==> flow/design.v <==
module teclado (
	inout  logic [35:0] 	GPIO_1,
	input  logic 			CLOCK_50,
	output logic [3:0] 	tecla,
	output logic  			ready
	);
	wire [3:0] lin,col;
	assign col={GPIO_1[11],GPIO_1[13],GPIO_1[15],GPIO_1[17]};
	assign {GPIO_1[19],GPIO_1[21],GPIO_1[23],GPIO_1[25]}=lin;
	controlador U0 (.clk(CLOCK_50), .linhaN(lin),.colunaN(col),.tecla(tecla),.ready(ready));
endmodule
module controlador (
	input   		clk,
	output reg [3:0] linhaN,
	input 	  [3:0] colunaN,
	output reg [3:0] tecla,
	output ready
	);
	wire [3:0] linha,coluna;
	assign linhaN=~linha;
	assign coluna=~colunaN;
	wire [7:0] valor;
	integer contador;
	initial
		begin
			linha<=4'b0001;
			tecla<=4'b0000;
			ready<=1'b0;
		end
		assign valor={linha,cold};
	always @(posedge clk)
		if (contador>=1000000 && ~ready)
		begin	
			contador<=0;
			if(linha==4'b1000)
				linha<=4'b0001;
			else
				linha<=linha<<1;
		end
		else
			contador<=contador+1;
	assign ready = (valor[3:0]==4'b0000 ? 1'b0 : 1'b1);
	always @(posedge clk)
			case (valor)
				8'b00010001: tecla<=4'b0001;
				8'b00010010: tecla<=4'b0010;
				8'b00010100: tecla<=4'b0011;		
				8'b00011000: tecla<=4'b1010;
				8'b00100001: tecla<=4'b0100;
				8'b00100010: tecla<=4'b0101;
				8'b00100100: tecla<=4'b0110;		
				8'b00101000: tecla<=4'b1011;
				8'b01000001: tecla<=4'b0111;
				8'b01000010: tecla<=4'b1000;
				8'b01000100: tecla<=4'b1001;		
				8'b01001000: tecla<=4'b1100;
				8'b10000001: tecla<=4'b1111;
				8'b10000010: tecla<=4'b0000;
				8'b10000100: tecla<=4'b1110;		
				8'b10001000: tecla<=4'b1101;
				default: tecla<=tecla;
			endcase
wire [3:0] cold;
Debouncer d0 (.iClock(clk),.iBouncy(coluna[0]), .oPulse(), .oState(cold[0]));
Debouncer d1 (.iClock(clk),.iBouncy(coluna[1]), .oPulse(), .oState(cold[1]));
Debouncer d2 (.iClock(clk),.iBouncy(coluna[2]), .oPulse(), .oState(cold[2]));
Debouncer d3 (.iClock(clk),.iBouncy(coluna[3]), .oPulse(), .oState(cold[3]));
endmodule
module Debouncer
(
	input wire iClock,
	input wire iBouncy,
	output reg oPulse,
	output reg oState
);
reg [1:0] FF = 2'b0;
always @(posedge iClock)
	FF <= { FF[0], iBouncy };
reg [18:0] Counter = 19'b0;
wire [18:0] NextCounter;
wire CarryOut;
assign { CarryOut, NextCounter } = Counter + 1'b1;
always @(posedge iClock)
	if (^FF)
		Counter <= 19'b0;
	else if (!CarryOut)
		Counter <= NextCounter;
reg State = 1'b0;
always @(posedge iClock)
	if (CarryOut)
		State <= FF[1];
assign oState = State;
assign oPulse = State != FF[1] && CarryOut && !State;
endmodule
**Step by step through the tools: teclado**

What the tools print for teclado, step after step.
Line numbers count from 1 in the design file above.
A cell with - has no value.

- Top: teclado
- Clock input: CLOCK_50
- Standard-cell library: sky130hd
- Corner: tt_025C_1v80

**Word level**

Counts by Yosys on the flattened word-level netlist (proc, flatten, opt, wreduce; memories kept). Register bits leave out memories and registers merged into their read ports (data or address). Print and check cells are left out. Cells with the same type and inputs are merged into one.

- Register bits: 128
- Input bits: 1
- Output and inout port bits: 41
- Cells after elaboration: 48

- Add/subtract/negate cells: 5
- Order comparisons: 1
- Equality and inequality tests: 17
- Multiplexer cells: 1
- Bitwise logic cells: 2
- Reduce/logical cells: 7

Operators by type and width:

| kind | count |
|---|---|
| adder 19 x 1 -> 20 bit (second input constant) | 4 |
| parallel mux 4 bit (select 16 bit) | 1 |
| adder 32 x 2 -> 32 bit (second input constant) | 1 |
| greater-or-equal comparator 32 x 21 -> 1 bit (second input constant) | 1 |
| == test 8 x 5 -> 1 bit (second input constant) | 4 |
| == test 8 x 6 -> 1 bit (second input constant) | 4 |
| == test 8 x 7 -> 1 bit (second input constant) | 4 |
| == test 8 bit (second input constant) | 4 |
| nonzero test 16 bit | 1 |
| parity 2 bit | 4 |
| inverter 4 bit | 2 |
| == test 4 bit (second input constant) | 1 |
| zero test 4 bit | 1 |
| logical AND 1 bit | 1 |

**Longest topological paths**

Yosys ltp: most cells in a row. Word level: on the elaborated netlist, between registers, memories and ports. Mapped: between sequential cells and ports; inverters and the memories' decode and read muxes count.

- Depth after elaboration: 2
- ABC_AREA: 0
- Mapped depth: 7
- Mapped depth without buffers: 6

**After synthesis**

The flow's flattened synthesis, as Yosys stat reports it; memories are mapped. The netlist is that of the ABC_AREA named above (0 if unset); the other value can give another one.
The area totals of this step are shown rounded.

- Mapped cells: 693
- Cell area after synthesis: 6160 um^2
- Flip-flops: 128
- Buffers: 26

Cell types:

| type | count | area in all (um^2) |
|---|---|---|
| sky130_fd_sc_hd__dfxtp_1 | 116 | 2.32E+03 |
| sky130_fd_sc_hd__xnor2_1 | 52 | 455.437 |
| sky130_fd_sc_hd__nor2_1 | 116 | 435.418 |
| sky130_fd_sc_hd__edfxtp_1 | 12 | 360.346 |
| sky130_fd_sc_hd__xor2_1 | 26 | 227.718 |
| sky130_fd_sc_hd__nand3_1 | 39 | 195.187 |
| sky130_fd_sc_hd__nand4_1 | 30 | 187.68 |
| sky130_fd_sc_hd__a21oi_1 | 35 | 175.168 |
| sky130_fd_sc_hd__nand2_1 | 46 | 172.666 |
| sky130_fd_sc_hd__a211oi_1 | 12 | 90.086 |
| sky130_fd_sc_hd__inv_1 | 22 | 82.579 |
| sky130_fd_sc_hd__and3_1 | 13 | 81.328 |
| sky130_fd_sc_hd__ha_1 | 6 | 75.072 |
| sky130_fd_sc_hd__and4_1 | 8 | 70.067 |
| sky130_fd_sc_hd__nor4_1 | 11 | 68.816 |
| sky130_fd_sc_hd__nor3_1 | 12 | 60.058 |
| sky130_fd_sc_hd__or3_1 | 9 | 56.304 |
| sky130_fd_sc_hd__clkbuf_8 | 4 | 55.053 |

Not listed: further types 53, cells in them 124.
The figures by module come from a second, unflattened synthesis with its own total; it is not the netlist above.

- Cells (unflattened synthesis): 760
- Area (unflattened synthesis): 6740 um^2

Each row is one instance without its submodules.

Modules:

| module | instances | cells | area (um^2) |
|---|---|---|---|
| Debouncer | 4 | 127 | 1140 |
| controlador | 1 | 252 | 2180 |
| teclado | 1 | 0 | 0.0 |

**Path before layout**

OpenSTA on the mapped netlist: ideal clock, no wires. The path of least setup slack (recovery checks aside). Input and output delay are each 20% of the period. Register names are those of the netlist, which keeps one name where synthesis merged equal registers.

- Path type: reg2reg
- Start point: register U0.linha[2]
- End point: register U0.tecla[0]
- Period: 4.28 ns
- Setup time: 0.265 ns
- Time at the first pin: 0.000 ns
- Data arrival time: 1.723 ns
- Data required time: 4.015 ns
- Path slack: 2.291 ns
- Path delay: 1.988 ns
- Stages on the path: 6
- Path buffers: 0
- Period reached after synthesis: 1.989 ns

"path delay" is the arrival time less input delay plus setup time.
"stages on the path" counts driving pins, that of a launching flip-flop among them; a cell with two outputs on the path counts twice.
"period reached after synthesis" = period - worst setup slack (recovery checks aside). The figure is calculated, with input and output delays left at 20% of the set period.
Between the ends stands the longest chain of elaborated cells between them, by number of cells; it is not shown to be the way that was timed. Of several equally long chains one is given.
Each line given opens the expression or statement behind the cell; cells for indexed reads and writes are added by Yosys, which also makes memories of some case tables.
A register here has more assigning lines than the two given.
Ways into the end's enable are left out, as the timed path ends at the data pin.

- Path through: sky130_fd_sc_hd__edfxtp_1 > sky130_fd_sc_hd__nor4b_4 > sky130_fd_sc_hd__nor2_2 > sky130_fd_sc_hd__o32ai_2 > sky130_fd_sc_hd__nor4_1 > sky130_fd_sc_hd__or3_1
- Cells in the longest elaborated chain: 2

Ends and longest elaborated chain, after synthesis:

| item | RTL line | source |
|---|---|---|
| start: declaration | 19 | `wire [3:0] linha,coluna;` |
| start: assignment | 36 | `linha<=4'b0001;` |
| start: assignment | 38 | `linha<=linha<<1;` |
| == test 8 bit | 44 | `case (valor)` |
| parallel mux 4 bit (select 16 bit) | 44 |  |
| end: assignment | 45 | `8'b00010001: tecla<=4'b0001;` |
| end: assignment | 61 | `default: tecla<=tecla;` |
| end: declaration | 16 | `output reg [3:0] tecla,` |

Appendix: runs

Design teclado on sky130hd. What follows are 2 stored runs of the flow, each under its own settings; their order means nothing. The constraints put input and output delay at 20% of the set period each and load the outputs with 0.01 pF.
Among the settings, - means not set for that run.

| item | run 1 | run 2 |
|---|---|---|
| period_ns | 1.82 | 1.17 |
| CORE_UTILIZATION | 47 | 63 |
| CELL_PAD_IN_SITES_GLOBAL_PLACEMENT | 2 | 3 |
| TNS_END_PERCENT | 50 | 65 |
| GPL_ROUTABILITY_DRIVEN | 0 | - |
| CTS_CLUSTER_SIZE | 59 | - |
| CTS_CLUSTER_DIAMETER | 105 | 248 |
| MAX_ROUTING_LAYER | met4 | - |
| CAP_MARGIN | 20 | 10 |
| CORE_MARGIN | 2 | 8 |
| SLEW_MARGIN | 20 | 20 |
| PLACE_DENSITY_LB_ADDON | - | 0.21 |
| CELL_PAD_IN_SITES_DETAIL_PLACEMENT | - | 2 |
| ABC_AREA | - | 1 |
| MIN_ROUTING_LAYER | - | met2 |

Run 1: unfinished; error RSZ-0074 in routing
Run 2: unfinished; error FLW-0024 in placement
